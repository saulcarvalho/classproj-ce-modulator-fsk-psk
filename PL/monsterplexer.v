==> flow/design.v <==
`timescale 1ns / 1ps
module monsterplexer(
    input clk,
    input signed [15:0] data_in0,
    input signed [15:0] data_in1,
    input signed [31:0] data_in2,
    input signed [31:0] data_in3,
    input signed [31:0] data_in4,
    input signed [31:0] data_in5,
    input        [1:0]  data_in6,
    input        [1:0]  data_in7,
    input               mode_fsk,
    input               mode_psk,
    input        [2:0]  sel,
    output reg signed [11:0] data_out1,
    output reg signed [11:0] data_out2
);
reg [31:0] temp_out1, temp_out2;
reg [11:0] rescale_datain6, rescale_datain7;
always @(posedge clk) begin
    if (mode_fsk == 1'b0) begin             
        if (data_in6 == 2'd0) begin
            rescale_datain6 = 0;
        end else if (data_in6 == 2'd1) begin
            rescale_datain6 = 4095;
        end
    end else if (mode_fsk == 1'b1) begin    
        if (data_in6 == 2'd0) begin
            rescale_datain6 = 0;
        end else if (data_in6 == 2'd1) begin
            rescale_datain6 = 1024;
        end else if (data_in6 == 2'd2) begin
            rescale_datain6 = 2048;
        end else if (data_in6 == 2'd3) begin
            rescale_datain6 = 4095;
        end
    end
    if (mode_psk == 1'b0) begin             
        if (data_in7 == 2'd0) begin
            rescale_datain7 = 0;
        end else if (data_in7 == 2'd1) begin
            rescale_datain7 = 4095;
        end
    end else if (mode_psk == 1'b1) begin    
        if (data_in7 == 2'd0) begin
            rescale_datain7 = 0;
        end else if (data_in7 == 2'd1) begin
            rescale_datain7 = 1024;
        end else if (data_in7 == 2'd2) begin
            rescale_datain7 = 2048;
        end else if (data_in7 == 2'd3) begin
            rescale_datain7 = 4095;
        end
    end
end
always @(posedge clk) begin
    case(sel)
        3'b000: temp_out1 = {{16{data_in0[15]}}, data_in0[15:0]};
        3'b001: temp_out1 = {{16{data_in1[15]}}, data_in1[15:0]};
        3'b010: temp_out1 = data_in2;
        3'b011: temp_out1 = data_in3;
        3'b100: temp_out1 = data_in4;
        3'b101: temp_out1 = data_in5;
        3'b110: temp_out1 = {rescale_datain6[11:0]};
        3'b111: temp_out1 = {rescale_datain7[11:0]};
        default: temp_out1 = {{16{data_in0[15]}}, data_in0[15:0]};
    endcase
    case(sel)
        3'b000: data_out1 = $unsigned((4096/2) + temp_out1[11:0]);  
        3'b001: data_out1 = $unsigned((4096/2) + temp_out1[11:0]);  
        3'b010: data_out1 = $unsigned((4096/2) + temp_out1[11:0]);  
        3'b011: data_out1 = $unsigned((4096/2) + temp_out1[11:0]);  
        3'b100: data_out1 = $unsigned((4096/2) + temp_out1[11:0]);  
        3'b101: data_out1 = $unsigned((4096/2) + temp_out1[11:0]);  
        3'b110: data_out1 = temp_out1[11:0];     
        3'b111: data_out1 = temp_out1[11:0];     
        default: data_out1 = $unsigned((4096/2) + temp_out1[11:0]);  
    endcase 
end
always @(posedge clk) begin  
    case(sel)
        3'b000: temp_out2 = {{16{data_in1[15]}}, data_in1[15:0]};
        3'b001: temp_out2 = data_in2;
        3'b010: temp_out2 = data_in3;
        3'b011: temp_out2 = data_in4;
        3'b100: temp_out2 = data_in5;
        3'b101: temp_out2 = {rescale_datain6[11:0]};
        3'b110: temp_out2 = {rescale_datain7[11:0]};
        3'b111: temp_out2 = {{16{data_in0[15]}}, data_in0[15:0]};
        default: temp_out2 = {{16{data_in1[15]}}, data_in1[15:0]};
    endcase   
    case(sel)
        3'b000: data_out2 = $unsigned((4096/2) + temp_out2[11:0]);  
        3'b001: data_out2 = $unsigned((4096/2) + temp_out2[11:0]);  
        3'b010: data_out2 = $unsigned((4096/2) + temp_out2[11:0]);  
        3'b011: data_out2 = $unsigned((4096/2) + temp_out2[11:0]);  
        3'b100: data_out2 = $unsigned((4096/2) + temp_out2[11:0]);  
        3'b101: data_out2 = temp_out2[11:0];     
        3'b110: data_out2 = temp_out2[11:0];     
        3'b111: data_out2 = $unsigned((4096/2) + temp_out2[11:0]);   
        default: data_out2 = $unsigned((4096/2) + temp_out2[11:0]);  
    endcase
end
endmodule
# [Step by step through the tools: monsterplexer]
# Tool output for the design above, in the order of the flow.
# Lines are those of the file above, counted from 1.
# Operators carry their Yosys type and port widths (W data, S select, Z words).
# Library cell names are shortened.
# The mark -- stands for no value.
[setup] design="monsterplexer" clock="clk" library="sky130hd" lib_corner="tt_025C_1v80"

# [After elaboration]
# Counts by Yosys on the flattened word-level netlist (proc, flatten, opt, wreduce; memories kept). Register bits leave out memories and registers merged into their read ports (data or address). Print and check cells are left out. Cells with the same type and inputs are merged into one.
[bits] regBits=48 inputBits=170 out_inout_bits=24 wordCells=50
[op_classes] add_sub_neg=2 n_eq=13 mux=18 reduce_and_logical=13
[op_table] cell="$pmux W12 S8" count=2
[op_table] cell="$mux W12" count=14
[op_table] cell="$pmux W12 S2" count=2
[op_table] cell="$add A12 B12 Y12 const A" count=2
[op_table] cell="$eq A3 B3 Y1 const B" count=4
[op_table] cell="$reduce_or A6 Y1" count=2
[op_table] cell="$eq A2 B2 Y1 const B" count=4
[op_table] cell="$reduce_bool A4 Y1" count=2
[op_table] cell="$eq A3 B2 Y1 const B" count=2
[op_table] cell="$reduce_bool A3 Y1" count=2
[op_table] cell="$eq A2 B1 Y1 const B" count=2
[op_table] cell="$logic_not A2 Y1" count=2
[op_table] cell="$reduce_and A2 Y1" count=2
[op_table] cell="$reduce_or A2 Y1" count=2
[op_table] cell="$eq A3 B1 Y1 const B" count=1
[op_table] cell="$logic_not A3 Y1" count=1

# [Logic depth]
# Depth = most cells in a row (Yosys ltp): at word level without a register or memory, in the mapped netlist without a sequential cell, where the memories' decode and read muxes count.
[logic_depth] ltp_word=6 ABC_AREA=0 depth_mapped=7 mapped_depth_nobuf=4

# [Synthesis result]
# Yosys stat after the flow's synthesis: flattened, memories mapped to cells. It holds for the ABC_AREA given above (unset counts as 0); a run with the other value may have another netlist.
# Totals and module areas in this step are rounded.
[mapped] cells=223 yosys_area_um2=2107 seq_area_um2=660.6 ffs=30 buffers=20
[types] cell="dfxtp_1" count=24
[types] cell="mux2i_1" count=22
[types] cell="edfxtp_1" count=6
[types] cell="mux2_2" count=16
[types] cell="a221oi_1" count=19
[types] cell="o22a_1" count=18
[types] cell="a22oi_1" count=12
[types] cell="nand2b_1" count=11
[types] cell="o22ai_1" count=10
[types] cell="nor2_1" count=14
[types] cell="nand2_1" count=10
[types] cell="buf_6" count=3
[types] cell="buf_2" count=6
[types] cell="buf_4" count=3
[types] cell="clkbuf_1" count=6
[types] cell="maj3_1" count=2
[types] cell="o21ai_0" count=4
[types] cell="o32a_1" count=2
# Other cell types: 22; their cells: 35.

# [Timing after synthesis]
# OpenSTA on the mapped netlist: ideal clock, no wires. The path of least setup slack (recovery checks aside). Input and output delay are each 20% of the period. Register names are those of the netlist, which keeps one name where synthesis merged equal registers.
[synth_timing] kind="input port to flip-flop" from="input port sel[1]" to="register data_out2[11]" clock_period_ns=1.75 in_delay_ns=0.350 setup_ns=0.121 t_first_pin_ns=0.350 arrival_ns=1.428 t_required_ns=1.629 slack_ns=0.201 path_delay_ns=1.199 stages=6 synth_period_reached_ns=1.549
# "path_delay_ns" = arrival - input delay + setup time.
# "stages": output pins that drive a net of the path, with the launching flip-flop's if there is one; two outputs of one cell count as two.
# "synth_period_reached_ns" = period - worst setup slack (recovery checks aside). The figure is calculated, with input and output delays left at 20% of the set period.
# Between the ends stands the longest chain of elaborated cells between them, by number of cells; it is not shown to be the way that was timed. Of several equally long chains one is given.
# Each line given opens the expression or statement behind the cell; cells for indexed reads and writes are added by Yosys, which also makes memories of some case tables.
# At most two assigning lines are given for a register; there are more.
[synth_between] path_cell_list="buf_4 > nand2b_1 > clkbuf_2 > nor2_1 > a2111oi_2 > mux2_2" elab_chain_len=4 cone_cells=13
[synth_lines] element="start, declared" line_no=14 text="input        [2:0]  sel,"
[synth_lines] element="$eq A3 B3 Y1" line_no=81 text="case(sel)"
[synth_lines] element="$pmux W12 S8" line_no=81
[synth_lines] element="$add A12 B12 Y12" line_no=93 text="3'b000: data_out2 = $unsigned((4096/2) + temp_out2[11:0]);"
[synth_lines] element="$pmux W12 S2" line_no=92 text="case(sel)"
[synth_lines] element="end, assigned" line_no=93
[synth_lines] element="end, assigned" line_no=94 text="3'b001: data_out2 = $unsigned((4096/2) + temp_out2[11:0]);"
[synth_lines] element="end, declared" line_no=16 text="output reg signed [11:0] data_out2"

# [Timing after layout]
# From the final timing report of flow run 2: the path of least setup slack in the routed layout; clock arrival at registers is part of the times.
[layout_timing] kind="input port to flip-flop" from="input port sel[2]" to="register data_out2[11]" clock_period_ns=1.66 in_delay_ns=0.33 setup_ns=0.11 t_first_pin_ns=0.33 arrival_ns=1.62 t_required_ns=1.84 slack_ns=0.22 stages=6
# Between the ends stands the longest chain of elaborated cells between them, by number of cells; it is not shown to be the way that was timed. Of several equally long chains one is given.
# At most two assigning lines are given for a register; there are more.
[layout_between] path_cell_list="buf_4 > buf_4 > mux2i_2 > a211oi_2 > a2111oi_2 > mux2_2" elab_chain_len=4 cone_cells=13
[layout_lines] element="start, declared" line_no=14 text="input        [2:0]  sel,"
[layout_lines] element="$eq A3 B3 Y1" line_no=81 text="case(sel)"
[layout_lines] element="$pmux W12 S8" line_no=81
[layout_lines] element="$add A12 B12 Y12" line_no=93 text="3'b000: data_out2 = $unsigned((4096/2) + temp_out2[11:0]);"
[layout_lines] element="$pmux W12 S2" line_no=92 text="case(sel)"
[layout_lines] element="end, assigned" line_no=93
[layout_lines] element="end, assigned" line_no=94 text="3'b001: data_out2 = $unsigned((4096/2) + temp_out2[11:0]);"
[layout_lines] element="end, declared" line_no=16 text="output reg signed [11:0] data_out2"

Subject: monsterplexer on sky130hd, stored results

Hello all,

Measured data: module monsterplexer, platform sky130hd, 2 stored runs of the flow under differing settings, order arbitrary. Input and output delays are each 20% of the period that was set; the output load is 0.01 pF.
"achievedPeriod_ns" = clock period - worst setup slack. The figure is calculated, with input and output delays left at 20% of the set period.
"worst_path_allowed_less_slack_ns" = time allowed to the worst setup path (clock period - input delay - output delay, where it has them) - its slack; a late launch clock adds to it, a late capture clock takes from it.
"final_power_mw" is the tool's figure for a default switching activity; nothing was simulated.
The measured numbers are rounded.

[flow] flow run 1: files
==> flow/run.sh <==
#!/bin/bash
# the make line also repeats the synthesis and layout settings of config.mk as NAME=value (left out here)
make -C /OpenROAD-flow-scripts/flow DESIGN_CONFIG=/design/flow/config.mk WORK_HOME=/design/flow/orfs CLKGATE_MAP_FILE= finish
==> flow/config.mk <==
export PLATFORM = sky130hd
export DESIGN_NAME = monsterplexer
export DESIGN_NICKNAME = monsterplexer
export VERILOG_FILES = /design/flow/design.v
export SDC_FILE = /design/flow/constraint.sdc
export NUM_CORES = 4
export LEC_CHECK = 0
export ABC_AREA = 0
export CAP_MARGIN = 15
export CELL_PAD_IN_SITES_GLOBAL_PLACEMENT = 2
export CORE_MARGIN = 2
export CORE_UTILIZATION = 45
export GPL_ROUTABILITY_DRIVEN = 0
export GPL_TIMING_DRIVEN = 1
export MAX_ROUTING_LAYER = met4
export PLACE_DENSITY_LB_ADDON = 0.23
export SLEW_MARGIN = 5
export TNS_END_PERCENT = 25
==> flow/constraint.sdc <==
create_clock -name core_clock -period 1.34 [get_ports {clk}]
set_input_delay 0.2680 -clock core_clock [delete_from_list [all_inputs] [get_ports {clk}]]
set_output_delay 0.2680 -clock core_clock [all_outputs]
set_load 0.01 [all_outputs]

[flow] flow run 1: no final report: placement broke off with FLW-0024

[flow] flow run 2: files
==> flow/run.sh <==
#!/bin/bash
# the make line also repeats the synthesis and layout settings of config.mk as NAME=value (left out here)
make -C /OpenROAD-flow-scripts/flow DESIGN_CONFIG=/design/flow/config.mk WORK_HOME=/design/flow/orfs CLKGATE_MAP_FILE= finish
==> flow/config.mk <==
export PLATFORM = sky130hd
export DESIGN_NAME = monsterplexer
export DESIGN_NICKNAME = monsterplexer
export VERILOG_FILES = /design/flow/design.v
export SDC_FILE = /design/flow/constraint.sdc
export NUM_CORES = 4
export LEC_CHECK = 0
export CAP_MARGIN = 20
export CORE_MARGIN = 2
export CORE_UTILIZATION = 40
export SETUP_SLACK_MARGIN = 0.26
export SLEW_MARGIN = 20
==> flow/constraint.sdc <==
create_clock -name core_clock -period 1.66 [get_ports {clk}]
set_input_delay 0.3320 -clock core_clock [delete_from_list [all_inputs] [get_ports {clk}]]
set_output_delay 0.3320 -clock core_clock [all_outputs]
set_load 0.01 [all_outputs]

[flow] flow run 2: metrics
[metrics] final_power_mw = 2.376
[metrics] synth_chip_area_um2 = 2107
[metrics] setup_worst_slack_ns = 0.221
[metrics] holdWs_ns = 0.319
[metrics] timing.setup.tns_ns = 0.000
[metrics] design_die_area_um2 = 5864
[metrics] worst_path_allowed_less_slack_ns = 1.11
[metrics] critical_path_type = input port to flip-flop
[metrics] final_cell_area_um2 = 3721
[metrics] util_pct = 72.9
[metrics] achievedPeriod_ns = 1.439

Thanks
