==> flow/design.v <==
`timescale 1ns / 1ps
module fsk_mapper(
    input                   clk,
    input       [1:0]       sel,
    input       [15:0]      start_f,
    input       [15:0]      step_f,
    output reg  [15:0]      freq_out
);   
parameter [15:0] external_step_frequency = 0;
reg [15:0] step;
always @(posedge clk) begin
    if (external_step_frequency == 0) begin  
        step = start_f / 2;
    end else begin                           
        step = step_f;
    end
    case(sel)
        2'd00: freq_out = start_f + 0*step;        
        2'b01: freq_out = start_f + 1*step;       
        2'b10: freq_out = start_f + 2*step;
        2'b11: freq_out = start_f + 3*step;
        default: freq_out = start_f + 0*step;
    endcase
end
endmodule
**Step by step through the tools: fsk_mapper**

The steps from the RTL of fsk_mapper to its reports follow in flow order.
Line numbers count from 1 in the design file above.
Library cell names are shortened.
A cell with - has no value.

- Design top: fsk_mapper
- Clock: clk
- Library: sky130hd
- Corner: tt_025C_1v80

**After elaboration**

Source: Yosys, flattened and elaborated, memories not mapped. Widths are those after wreduce; folded enables and synchronous resets count as part of the registers. Registers that Yosys merges into a memory's read port (data or address) are not register bits. Print and check cells do not count. Equal cells are merged and count once.

- Output and inout bits: 16
- Bits of input ports: 35
- Bits in registers: 16

- Equal/unequal tests: 3
- Muxes and demuxes: 1
- Add/sub/neg operators: 3
- Reduce/logical cells: 1
- $mul: 1

Operators by type and width:

| operator | number |
|---|---|
| parallel mux 16 bit (select 4 bit) | 1 |
| adder 16 bit | 2 |
| multiplier 2 x 15 -> 16 bit (first input constant) | 1 |
| adder 16 x 15 -> 16 bit | 1 |
| equality test 2 bit (second input constant) | 2 |
| equality test 2 x 1 -> 1 bit (second input constant) | 1 |
| zero test 2 bit | 1 |

**Depth**

Longest topological path by Yosys (ltp), each cell counted once; first at word level (registers and memories cut), then after technology mapping (sequential cells cut; the memories' decode and read muxes count).

- Word-level depth: 3
- ABC_AREA: 0
- Depth in mapped cells: 12

**Netlist**

Yosys stat after the flow's synthesis: flattened, memories mapped to cells. It holds for the ABC_AREA given above (unset counts as 0); a run with the other value may have another netlist.
Totals and module areas in this step are rounded.

Cells by type:

| cell type | number | total area (um2) |
|---|---|---|
| ha_1 | 41 | 512.992 |
| dfxtp_1 | 16 | 320.307 |
| xnor2_1 | 24 | 210.202 |
| mux4_2 | 7 | 157.651 |
| a21oi_1 | 20 | 100.096 |
| nor2_1 | 26 | 97.594 |
| inv_1 | 24 | 90.086 |
| xor2_1 | 10 | 87.584 |
| o21ai_0 | 16 | 80.077 |
| or2_2 | 11 | 68.816 |
| mux2i_1 | 6 | 60.058 |
| nor2b_1 | 9 | 56.304 |
| a211oi_1 | 6 | 45.043 |
| nand2_1 | 12 | 45.043 |
| fa_1 | 2 | 40.038 |
| nand2b_1 | 6 | 37.536 |
| o41ai_2 | 2 | 32.531 |
| a21o_1 | 4 | 30.029 |

Not listed: further types 39, cells in them 71.

- Cell area after synthesis: 0.00262 mm2
- Buffer cells: 11
- Standard cells after synthesis: 313
- Flip-flop cells: 16

**Worst setup path after synthesis**

Source: OpenSTA report_checks on the synthesized netlist (no wires, ideal clock, input and output delay 20% of the period each), path of least setup slack; recovery checks are left aside. Register names are those of the netlist, which keeps one name where synthesis merged equal registers.

- Path kind: input port to flip-flop
- Start: input port start_f[2]
- End: register freq_out[9]
- Arrival time: 3.219 ns
- Stages on the path: 12
- Path delay: 2.407 ns
- Setup slack: 1.377 ns
- Input delay: 0.946 ns
- Library setup time: 0.134 ns
- Required time: 4.596 ns
- Period: 4.73 ns
- Launch time at the first pin: 0.946 ns
- Synthesis period reached: 3.353 ns

"path delay" = arrival - input delay + setup time.
"stages on the path" counts driving pins, that of a launching flip-flop among them; a cell with two outputs on the path counts twice.
"synthesis period reached" = period - worst setup slack (recovery checks aside). The figure is calculated, with input and output delays left at 20% of the set period.
Between the ends stands the longest chain of elaborated cells between them, by number of cells; it is not shown to be the way that was timed. Of several equally long chains one is given.
Each line given opens the expression or statement behind the cell; cells for indexed reads and writes are added by Yosys, which also makes memories of some case tables.
At most two assigning lines are given for a register; there are more.

- Path through: inv_1 ha_1 xnor2_1 ha_1 inv_1 fa_1 nand2b_1 a21oi_1 nor2b_1 o21a_1 xnor2_1 mux4_2
- Length of the longest elaborated chain: 3
- Elaborated cells on any way between the ends: 5
- Those cells by class: add/sub (3); mul (1); mux (1)

Ends and longest elaborated chain, after synthesis:

| item | RTL line | text |
|---|---|---|
| start, declared | 5 | `input       [15:0]      start_f,` |
| multiplier 2 x 15 -> 16 bit | 21 | `2'b11: freq_out = start_f + 3*step;` |
| adder 16 bit | 21 |  |
| parallel mux 16 bit (select 4 bit) | 17 | `case(sel)` |
| end, assigned | 18 | `2'd00: freq_out = start_f + 0*step;` |
| end, assigned | 19 | `2'b01: freq_out = start_f + 1*step;` |
| end, declared | 7 | `output reg  [15:0]      freq_out` |

**Worst path after layout**

From the final timing report of record 1: the path of least setup slack in the routed layout; clock arrival at registers is part of the times.

- Path kind: input port to flip-flop
- Start: input port start_f[2]
- End: register freq_out[9]
- Library setup time: 0.13 ns
- Required time: 3.92 ns
- Period: 3.81 ns
- Launch time at the first pin: 0.76 ns
- Stages on the path: 13
- Input delay: 0.76 ns
- Arrival time: 3.70 ns
- Setup slack: 0.22 ns

Between the ends stands the longest chain of elaborated cells between them, by number of cells; it is not shown to be the way that was timed. Of several equally long chains one is given.
At most two assigning lines are given for a register; there are more.

- Path through: clkdlybuf4s50_1 inv_1 ha_1 xnor2_1 ha_1 inv_1 fa_1 nand2b_1 a21oi_1 nor2b_1 o21a_1 xnor2_1 mux4_2
- Length of the longest elaborated chain: 3
- Elaborated cells on any way between the ends: 5
- Those cells by class: add/sub (3); mul (1); mux (1)

Ends and longest elaborated chain, post-layout:

| item | RTL line | text |
|---|---|---|
| start, declared | 5 | `input       [15:0]      start_f,` |
| multiplier 2 x 15 -> 16 bit | 21 | `2'b11: freq_out = start_f + 3*step;` |
| adder 16 bit | 21 |  |
| parallel mux 16 bit (select 4 bit) | 17 | `case(sel)` |
| end, assigned | 18 | `2'd00: freq_out = start_f + 0*step;` |
| end, assigned | 19 | `2'b01: freq_out = start_f + 1*step;` |
| end, declared | 7 | `output reg  [15:0]      freq_out` |

Lab notebook: fsk_mapper

Settings and measured results of 2 stored flow runs for module fsk_mapper (sky130hd), not sorted in any way. The constraints put input and output delay at 20% of the set period each and load the outputs with 0.01 pF.
"achieved period" means the clock period less the worst setup slack. The figure is calculated, with input and output delays left at 20% of the set period.
By "worst path time" is meant the share of the clock period that the worst setup path is allowed (20% is reserved at inputs, 20% at outputs), minus its slack. Clock arrival times at its registers enter into it.
Measured values are rounded.

### Record 1

Settings: `period_ns=3.81`, `CAP_MARGIN=20`, `CORE_MARGIN=2`, `CORE_UTILIZATION=40`, `SLEW_MARGIN=20`

- Chip area after synthesis (Yosys): 0.00262 mm2
- Total negative setup slack: 0.000 ns
- Standard-cell area after routing: 0.00334 mm2
- Worst path time: 2.82 ns
- Class of the worst setup path: input port to flip-flop
- Worst slack on setup checks: 0.224 ns
- Total die area: 0.00721 mm2
- Achieved period: 3.586 ns

### Record 2

Settings: `period_ns=1.98`, `CORE_UTILIZATION=17`, `SETUP_SLACK_MARGIN=0.01`, `PLACE_DENSITY_LB_ADDON=0.08`, `CORE_MARGIN=9`, `CELL_PAD_IN_SITES_DETAIL_PLACEMENT=0`, `GPL_TIMING_DRIVEN=0`, `MAX_ROUTING_LAYER=met5`, `CAP_MARGIN=20`, `SLEW_MARGIN=20`

- Worst slack on setup checks: -0.566 ns
- Chip area after synthesis (Yosys): 0.00262 mm2
- Total negative setup slack: -4.71 ns
- Standard-cell area after routing: 0.00456 mm2
- Total die area: 0.0202 mm2
- Worst path time: 2.15 ns
- Class of the worst setup path: input port to flip-flop
- Achieved period: 2.546 ns
