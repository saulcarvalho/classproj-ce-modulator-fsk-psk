==> flow/design.v <==
`timescale 1ns / 1ps
module psk_mapper(
    input                   clk,
    input                   mode,
    input       [1:0]       sel,  
    input       [15:0]      freq_in,
    output reg  [15:0]      freq_out,
    output reg  [15:0]      phase_out
); 
parameter [15:0] phase_step   = 16384;
parameter [15:0] phase_offset = 0;
always @(posedge clk) begin
    freq_out = freq_in;
    if (mode == 1'b0) begin                 
        case(sel)
            1'b0: phase_out = phase_offset + phase_step * 0;       
            1'b1: phase_out = phase_offset + phase_step * 2;       
            default: phase_out = phase_offset + phase_step * 0;    
        endcase
    end else if (mode == 1'b1) begin            
        case(sel)
            2'b00: phase_out = phase_offset + phase_step * 0;      
            2'b01: phase_out = phase_offset + phase_step * 1;      
            2'b10: phase_out = phase_offset + phase_step * 3;      
            2'b11: phase_out = phase_offset + phase_step * 2;      
            default: phase_out = phase_offset + phase_step * 0;    
        endcase
    end
end
endmodule
* Tool chain data of psk_mapper
What the tools print for psk_mapper, step after step.
Line numbers count from 1 in the design file above.
Operators: Yosys type, input widths -> output width; for muxes data width and select width s.
Cell names lack the library's common part.
A cell with -- has no value.
- Top module :: psk_mapper
- Clock input :: clk
- Cell library :: sky130hd
- Corner :: tt_025C_1v80

* Word level
Source: Yosys, flattened and elaborated, memories not mapped. Widths are those after wreduce; folded enables and synchronous resets count as part of the registers. Registers that Yosys merges into a memory's read port (data or address) are not register bits. Print and check cells do not count. Equal cells are merged and count once.
- Bits in registers :: 32
- Input bits :: 20
- Output and inout bits :: 32
- Eq/ne operators :: 3
- Muxes and demuxes :: 3
- Reduce/logical cells :: 1
** Operator list (number)
- $pmux 16 s4 :: 1
- $mux 16 :: 2
- $eq 2x2->1 const B :: 2
- $eq 2x1->1 const B :: 1
- $logic_not 2->1 :: 1

* Longest topological paths
Yosys ltp: most cells in a row. Word level: on the elaborated netlist, between registers, memories and ports. Mapped: between sequential cells and ports; inverters and the memories' decode and read muxes count.
- Word-level depth :: 3
- ABC_AREA :: 0
- Gate-level depth with buffers :: 4
- Depth with buffers taken out :: 4

* After synthesis
Source: synth_stat.txt of the flow (Yosys; design flattened, memories mapped). It holds for the ABC_AREA given above (unset counts as 0); a run with the other value may have another netlist.
** Cells by type (number)
- dfxtp_1 :: 18
- buf_4 :: 14
- ha_1 :: 3
- inv_1 :: 2
- nor2_1 :: 2
- nor2b_1 :: 1
- a21oi_1 :: 1
- conb_1 :: 1
- Cell count :: 42
- Mapped area :: 533.0 um^2
- Sequential part of the area :: 360.3 um^2
- Mapped flip-flops :: 18

* Path before layout
Source: OpenSTA report_checks on the synthesized netlist (no wires, ideal clock, input and output delay 20% of the period each), path of least setup slack; recovery checks are left aside. Register names are those of the netlist, which keeps one name where synthesis merged equal registers.
- Path type :: input -> register
- Start :: in sel[0]
- End :: reg phase_out[15]
- Period :: 860 ps
- Time at the first pin :: 172 ps
- Arrival :: 499 ps
- Path slack :: 245 ps
- Path delay :: 444 ps
- Stages :: 4
- Period reached after synthesis :: 615 ps
"path delay" = arrival - input delay + setup time.
"stages": output pins that drive a net of the path, with the launching flip-flop's if there is one; two outputs of one cell count as two.
"period reached after synthesis" = period - worst setup slack (recovery checks aside). The figure is calculated, with input and output delays left at 20% of the set period.
Between the ends stands the longest chain of elaborated cells between them, by number of cells; it is not shown to be the way that was timed. Of several equally long chains one is given.
Each line given opens the expression or statement behind the cell; cells for indexed reads and writes are added by Yosys, which also makes memories of some case tables.
A register here has more assigning lines than the two given.
- Cell sequence :: inv_1 > ha_1 > nor2_1 > a21oi_1
- Length of the longest elaborated chain :: 3
** Ends and longest elaborated chain, after synthesis
- from (decl) :: RTL line 5 : input       [1:0]       sel,
- $eq 2x1->1 :: RTL line 15 : case(sel)
- $mux 16 :: RTL line 15
- $mux 16 :: RTL line 14 : if (mode == 1'b0) begin
- to (assign) :: RTL line 16 : 1'b0: phase_out = phase_offset + phase_step * 0;
- to (assign) :: RTL line 17 : 1'b1: phase_out = phase_offset + phase_step * 2;
- to (decl) :: RTL line 8 : output reg  [15:0]      phase_out

* Timing after layout
Path of least setup slack in the final report of flow run A (OpenROAD, finished layout, wires in). Where an end is a register, its clock arrival counts in the times.
The report prints the path's times to 10 ps; the period is as set.
- Path type :: register -> output
- Start :: reg freq_out[15]
- End :: out freq_out[15]
- Period :: 385 ps
- External output delay :: 80 ps
- Time at the first pin :: 280 ps
- Arrival :: 730 ps
- Path slack :: -420 ps
- Stages :: 2
- Cell sequence :: dfxtp_2 > buf_6
- Length of the longest elaborated chain :: 0
** Ends and longest elaborated chain, after layout
- from (decl) :: RTL line 7 : output reg  [15:0]      freq_out,
- from (assign) :: RTL line 13 : freq_out = freq_in;
- to (decl) :: RTL line 7

Wiki page: psk_mapper / flow data

Measured data: module psk_mapper, platform sky130hd, 2 stored runs of the flow under differing settings, order arbitrary. Input and output delays are each 20% of the period that was set; the output load is 0.01 pF.
By "achieved clock period" is meant the clock period of the run minus its worst setup slack. This is arithmetic on one report: input and output delays are still those of the set period (20% each).
"critical setup path time": the worst setup path's part of the clock period (all of it between registers, 20% less for each end at a port) less its slack. A launch clock that arrives late makes it longer, a capture clock that arrives late makes it shorter.
"overall power" is the tool's figure for a default switching activity; nothing was simulated.
"critical setup path time" is given in steps of 10 ps.

** Flow run A
- Settings :: period_ns=0.385; CORE_UTILIZATION=25; SETUP_SLACK_MARGIN=0.1; PLACE_DENSITY_LB_ADDON=0.02; HOLD_SLACK_MARGIN=0.23; ABC_AREA=0; GPL_ROUTABILITY_DRIVEN=1; CTS_CLUSTER_DIAMETER=180; CAP_MARGIN=20; CORE_MARGIN=2; SLEW_MARGIN=20
- Utilization in the final report :: 52.0 %
- Overall die area :: 2517.5 um^2
- Chip area in the Yosys report :: 533.0 um^2
- Overall power :: 0.003753 W
- Final setup TNS :: -7348 ps
- Worst-case hold slack :: 5 ps
- Critical setup path time :: 730 ps
- Worst setup path type :: register -> output
- Smallest setup slack :: -417 ps
- Standard-cell area after routing :: 1031.0 um^2
- Achieved clock period :: 802 ps

** Flow run B
- Settings :: period_ns=0.912; CORE_UTILIZATION=46; SETUP_SLACK_MARGIN=0.2; PLACE_DENSITY_LB_ADDON=0.03; CORE_MARGIN=2; CELL_PAD_IN_SITES_DETAIL_PLACEMENT=0; ABC_AREA=0; GPL_TIMING_DRIVEN=1; GPL_ROUTABILITY_DRIVEN=0; CTS_CLUSTER_SIZE=89; CAP_MARGIN=10; SLEW_MARGIN=20
- Utilization in the final report :: 75.2 %
- Overall die area :: 1447.0 um^2
- Chip area in the Yosys report :: 533.0 um^2
- Overall power :: 0.001511 W
- Final setup TNS :: 0 ps
- Worst-case hold slack :: 328 ps
- Critical setup path time :: 730 ps
- Worst setup path type :: register -> output
- Smallest setup slack :: 3 ps
- Standard-cell area after routing :: 824.5 um^2
- Achieved clock period :: 909 ps
